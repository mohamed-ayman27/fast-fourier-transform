==> flow/design.v <==
module Multiplier #(
    parameter DATA_WIDTH = 16
) (
    input wire signed [DATA_WIDTH-1:0] in1, in2,
    output wire signed [2*DATA_WIDTH-1:0] out
);
  assign out = in1*in2;
endmodule
module delay_unit #(parameter DATA_WIDTH=32 )
(
input clk,
input reset,
input  [DATA_WIDTH-1:0] in_data,
output reg  [DATA_WIDTH-1:0] out_data
);
always @ (posedge clk, negedge reset )begin
  if(!reset) begin
    out_data<='b0;
  end
  else begin
    out_data<= in_data;
  end
end
endmodule
module Complex_Multiplier #(
    parameter INTEGER_SIZE = 8,
                FRACT_SIZE = 8
) (
    input   wire                                clk, rst,
    input   wire    signed  [INTEGER_SIZE+FRACT_SIZE-1:0]    in1_r,in1_i,
    input   wire    signed  [INTEGER_SIZE+FRACT_SIZE-1:0]    in2_r,in2_i,
    output  wire    signed  [INTEGER_SIZE+FRACT_SIZE-1:0]    out_r,out_i
);
localparam DATA_WIDTH = INTEGER_SIZE+FRACT_SIZE ;
wire signed [2*DATA_WIDTH-1:0] prod1, prod2, prod3, prod4;
wire signed [2*DATA_WIDTH-1:0] prod1_seq, prod2_seq, prod3_seq, prod4_seq;
wire signed [DATA_WIDTH-1:0]   out_r_comb, out_i_comb;
wire signed [DATA_WIDTH-1:0]   temp1, temp2,temp3,temp4;
assign temp1=prod1_seq>>FRACT_SIZE;
assign temp2=prod2_seq>>FRACT_SIZE;
assign temp3=prod3_seq>>FRACT_SIZE;
assign temp4=prod4_seq>>FRACT_SIZE;
assign out_r_comb = (temp1 - temp2); 
assign out_i_comb = (temp3 + temp4);
Multiplier #(.DATA_WIDTH(DATA_WIDTH)) M0 (.in1(in1_r), .in2(in2_r), .out(prod1));
Multiplier #(.DATA_WIDTH(DATA_WIDTH)) M1 (.in1(in1_i), .in2(in2_i), .out(prod2));
Multiplier #(.DATA_WIDTH(DATA_WIDTH)) M2 (.in1(in1_r), .in2(in2_i), .out(prod3));
Multiplier #(.DATA_WIDTH(DATA_WIDTH)) M3 (.in1(in2_r), .in2(in1_i), .out(prod4));
delay_unit #(.DATA_WIDTH(2*DATA_WIDTH)) D1 (.clk(clk), .reset(rst), .in_data(prod1), .out_data(prod1_seq));
delay_unit #(.DATA_WIDTH(2*DATA_WIDTH)) D2 (.clk(clk), .reset(rst), .in_data(prod2), .out_data(prod2_seq));
delay_unit #(.DATA_WIDTH(2*DATA_WIDTH)) D3 (.clk(clk), .reset(rst), .in_data(prod3), .out_data(prod3_seq));
delay_unit #(.DATA_WIDTH(2*DATA_WIDTH)) D4 (.clk(clk), .reset(rst), .in_data(prod4), .out_data(prod4_seq));
delay_unit #(.DATA_WIDTH(DATA_WIDTH)) D5_r (.clk(clk), .reset(rst), .in_data(out_r_comb), .out_data(out_r));
delay_unit #(.DATA_WIDTH(DATA_WIDTH)) D5_i (.clk(clk), .reset(rst), .in_data(out_i_comb), .out_data(out_i));
endmodule
---- Step by step through the tools: Complex_Multiplier ----
The steps from the RTL of Complex_Multiplier to its reports follow in flow order.
Line numbers count from 1 in the design file above.
Operators carry their Yosys type and port widths (W data, S select, Z words).
Library cell names are shortened.
Not given: --
design
  design top .............................. Complex_Multiplier
  clock port .............................. clk
  standard-cell library ................... sky130hd
  timing corner ........................... tt_025C_1v80

---- Word-level counts ----
Counts by Yosys on the flattened word-level netlist (proc, flatten, opt, wreduce; memories kept). Register bits leave out memories and registers merged into their read ports (data or address); mux counts leave out enables and synchronous resets folded into registers. Print and check cells are left out. Cells with the same type and inputs are merged into one.
operators by class
  add/subtract/negate cells ............... 2
  multipliers ............................. 4
operators with widths
  cell              count
  $mul A16 B16 Y24  4
  $add A16 B16 Y16  1
  $sub A16 B16 Y16  1
storage and ports
  register bits after elaboration ......... 128
  output and inout bits ................... 32
  input port bits ......................... 66
  word-level cells ........................ 12

---- Depth ----
Yosys ltp: most cells in a row. Word level: on the elaborated netlist, between registers, memories and ports. Mapped: between sequential cells and ports; inverters and the memories' decode and read muxes count.
depth
  depth in word-level cells ............... 1
  ABC_AREA ................................ 0
  mapped depth ............................ 23
  gate-level depth less buffers ........... 21

---- After synthesis ----
Source: synth_stat.txt of the flow (Yosys; design flattened, memories mapped). It holds for the ABC_AREA given above (unset counts as 0); a run with the other value may have another netlist.
Totals and module areas in this step are rounded.
cells by type
  type      count  total area (µm²)
  fa_1      746    1.49E+04
  ha_1      310    3878.72
  inv_1     1009   3.79E+03
  and2_1    452    2.83E+03
  dfrtp_1   96     2.4E+03
  nand2_1   436    1636.57
  xnor2_1   135    1.18E+03
  clkbuf_1  166    623.098
  xor2_1    34     297.786
  nor2_1    75     281.52
  a21oi_1   38     190.182
  nand2b_1  18     112.608
  o21a_1    15     112.608
  nor3_1    20     100.096
  nor2b_1   15     93.84
  a211oi_1  11     82.579
  nand3_1   15     75.072
  o21ai_0   15     75.072
Other cell types: 45; their cells: 105.
synthesis totals
  buffer cells ............................ 168
  chip area (Yosys) ....................... 33600 µm²
  sequential part of the area ............. 2400 µm²
  cell count .............................. 3711
  flip-flop cells ......................... 96
By module: a second synthesis without flattening, with its own total; a netlist apart from the flattened one above.
second synthesis, totals
  cells (unflattened synthesis) ........... 4768
  area (unflattened synthesis) ............ 45300 µm²
Each row is one instance without its submodules.
modules
  module                       area (µm²)  cells  sequential area (µm²)  instances
  Multiplier #(DATA_WIDTH=16)  9960        1101   0.0                    4
  delay_unit #(DATA_WIDTH=32)  801         32     801                    4
  Complex_Multiplier           1470        204    0.0                    1
  delay_unit #(DATA_WIDTH=16)  400         16     400                    2

---- Timing after synthesis ----
Source: OpenSTA report_checks on the synthesized netlist (no wires, ideal clock, input and output delay 20% of the period each), path of least setup slack; recovery checks are left aside. Register names are those of the netlist, which keeps one name where synthesis merged equal registers.
path after synthesis
  path kind ............................... input to register
  start ................................... in in2_r[10]
  end ..................................... reg D4.out_data[23]
  required time ........................... 7.010 ns
  arrival ................................. 6.822 ns
  clock period ............................ 7.09 ns
  external input delay .................... 1.418 ns
  launch time at the first pin ............ 1.418 ns
  buffers on the path ..................... 2
  slack ................................... 0.188 ns
  stages on the path ...................... 21
  delay of the path ....................... 5.484 ns
  library setup time ...................... 0.080 ns
  period reached after synthesis .......... 6.902 ns
"delay of the path" = arrival - input delay + setup time.
"stages on the path" counts driving pins, that of a launching flip-flop among them; a cell with two outputs on the path counts twice.
"period reached after synthesis" = period - worst setup slack (recovery checks aside). The figure is calculated, with input and output delays left at 20% of the set period.
Between the ends stands the longest chain of elaborated cells between them, by number of cells; it is not shown to be the way that was timed. Of several equally long chains one is given.
Each line given opens the expression or statement behind the cell; cells for indexed reads and writes are added by Yosys, which also makes memories of some case tables.
on the way, after synthesis
  cell sequence ........................... clkbuf_1 > clkbuf_1 > nand2_1 > fa_1 > fa_1 > fa_1 > fa_1 > inv_1 > fa_1 > inv_1 > fa_1 > inv_1 > ha_1 > o21a_1 > o21a_1 > o21ai_0 > o211ai_1 > o22ai_2 > o22ai_1 > o41ai_2 > xnor2_1
  cells in the longest elaborated chain ... 1
  elaborated cells between the ends (all ways) .. 1
  source lines of those cells ............. 1
  classes of those cells .................. 1 x mul
ends and longest elaborated chain, after synthesis
  item                line  source
  start: declaration  31    input   wire    signed  [INTEGER_SIZE+FRACT_SIZE-1:0]    in2_r,in2_i,
  $mul A16 B16 Y24    7     assign out = in1*in2;
  end: assignment     18    out_data<='b0;
  end: assignment     21    out_data<= in_data;
  end: declaration    14    output reg  [DATA_WIDTH-1:0] out_data

---- Timing after layout ----
Path of least setup slack in the final report of job 1 (OpenROAD, finished layout, wires in). Where an end is a register, its clock arrival counts in the times.
path post-layout
  path kind ............................... input to register
  start ................................... in in1_r[7]
  end ..................................... reg D3.out_data[21]
  library setup time ...................... 0.10 ns
  external input delay .................... 1.09 ns
  required time ........................... 5.74 ns
  clock period ............................ 5.43 ns
  slack ................................... -0.70 ns
  buffers on the path ..................... 5
  arrival ................................. 6.44 ns
  launch time at the first pin ............ 1.09 ns
  stages on the path ...................... 24
Between the ends stands the longest chain of elaborated cells between them, by number of cells; it is not shown to be the way that was timed. Of several equally long chains one is given.
on the way, post-layout
  cell sequence ........................... buf_6 > buf_12 > buf_12 > and2_4 > fa_1 > inv_2 > fa_1 > fa_1 > fa_1 > inv_1 > fa_1 > inv_1 > fa_1 > inv_2 > ha_4 > a21o_1 > a21o_1 > a21oi_2 > o21ai_4 > a221oi_4 > o211ai_1 > buf_4 > xor2_1 > buf_4
  cells in the longest elaborated chain ... 1
  elaborated cells between the ends (all ways) .. 1
  source lines of those cells ............. 1
  classes of those cells .................. 1 x mul
ends and longest elaborated chain, post-layout
  item                line  source
  start: declaration  30    input   wire    signed  [INTEGER_SIZE+FRACT_SIZE-1:0]    in1_r,in1_i,
  $mul A16 B16 Y24    7     assign out = in1*in2;
  end: assignment     18    out_data<='b0;
  end: assignment     21    out_data<= in_data;
  end: declaration    14    output reg  [DATA_WIDTH-1:0] out_data
Some nets on the timed path still bear RTL names; the line given drives or declares the net.
named nets, post-layout
  signal          line
  D3.in_data[21]  7

Data sheet: physical implementation of Complex_Multiplier

Settings and measured results of 2 stored flow runs for module Complex_Multiplier (sky130hd), not sorted in any way. The constraints put input and output delay at 20% of the set period each and load the outputs with 0.01 pF.
"reached clock period": clock period set for the run, less the worst setup slack. It is reckoned from that one timing run; input and output delays stay at 20% of the period that was set.
"time on the worst setup path": the worst setup path's part of the clock period (all of it between registers, 20% less for each end at a port) less its slack. A launch clock that arrives late makes it longer, a capture clock that arrives late makes it shorter.
The measured numbers are rounded.

---- job 1 ----
settings
  period_ns = 5.43
  CORE_UTILIZATION = 20
  SETUP_SLACK_MARGIN = 0.34
  PLACE_DENSITY_LB_ADDON = 0.29
  CORE_MARGIN = 3
  CELL_PAD_IN_SITES_GLOBAL_PLACEMENT = 3
  CAP_MARGIN = 20
  SLEW_MARGIN = 20
results
  std-cell area (final layout) ............ 46900 µm²
  worst slack on setup checks ............. -0.701 ns
  time on the worst setup path ............ 5.04 ns
  kind of the worst setup path ............ input to register
  utilization after layout ................ 0.283
  setup TNS ............................... -24.6 ns
  total die area .......................... 173000 µm²
  reached clock period .................... 6.131 ns
  chip area in the Yosys report ........... 33600 µm²
  worst hold slack ........................ 0.512 ns

---- job 2 ----
settings
  period_ns = 5.87
  CORE_UTILIZATION = 42
  PLACE_DENSITY_LB_ADDON = 0.17
  HOLD_SLACK_MARGIN = 0.19
  CORE_ASPECT_RATIO = 0.56
  CORE_MARGIN = 3
  CELL_PAD_IN_SITES_DETAIL_PLACEMENT = 1
  ABC_AREA = 0
  CTS_CLUSTER_DIAMETER = 45
  CAP_MARGIN = 20
  SLEW_MARGIN = 20
results
  std-cell area (final layout) ............ 44200 µm²
  worst slack on setup checks ............. -0.544 ns
  time on the worst setup path ............ 5.24 ns
  kind of the worst setup path ............ input to register
  utilization after layout ................ 0.566
  setup TNS ............................... -10.7 ns
  total die area .......................... 83600 µm²
  reached clock period .................... 6.414 ns
  chip area in the Yosys report ........... 33600 µm²
  worst hold slack ........................ 0.478 ns
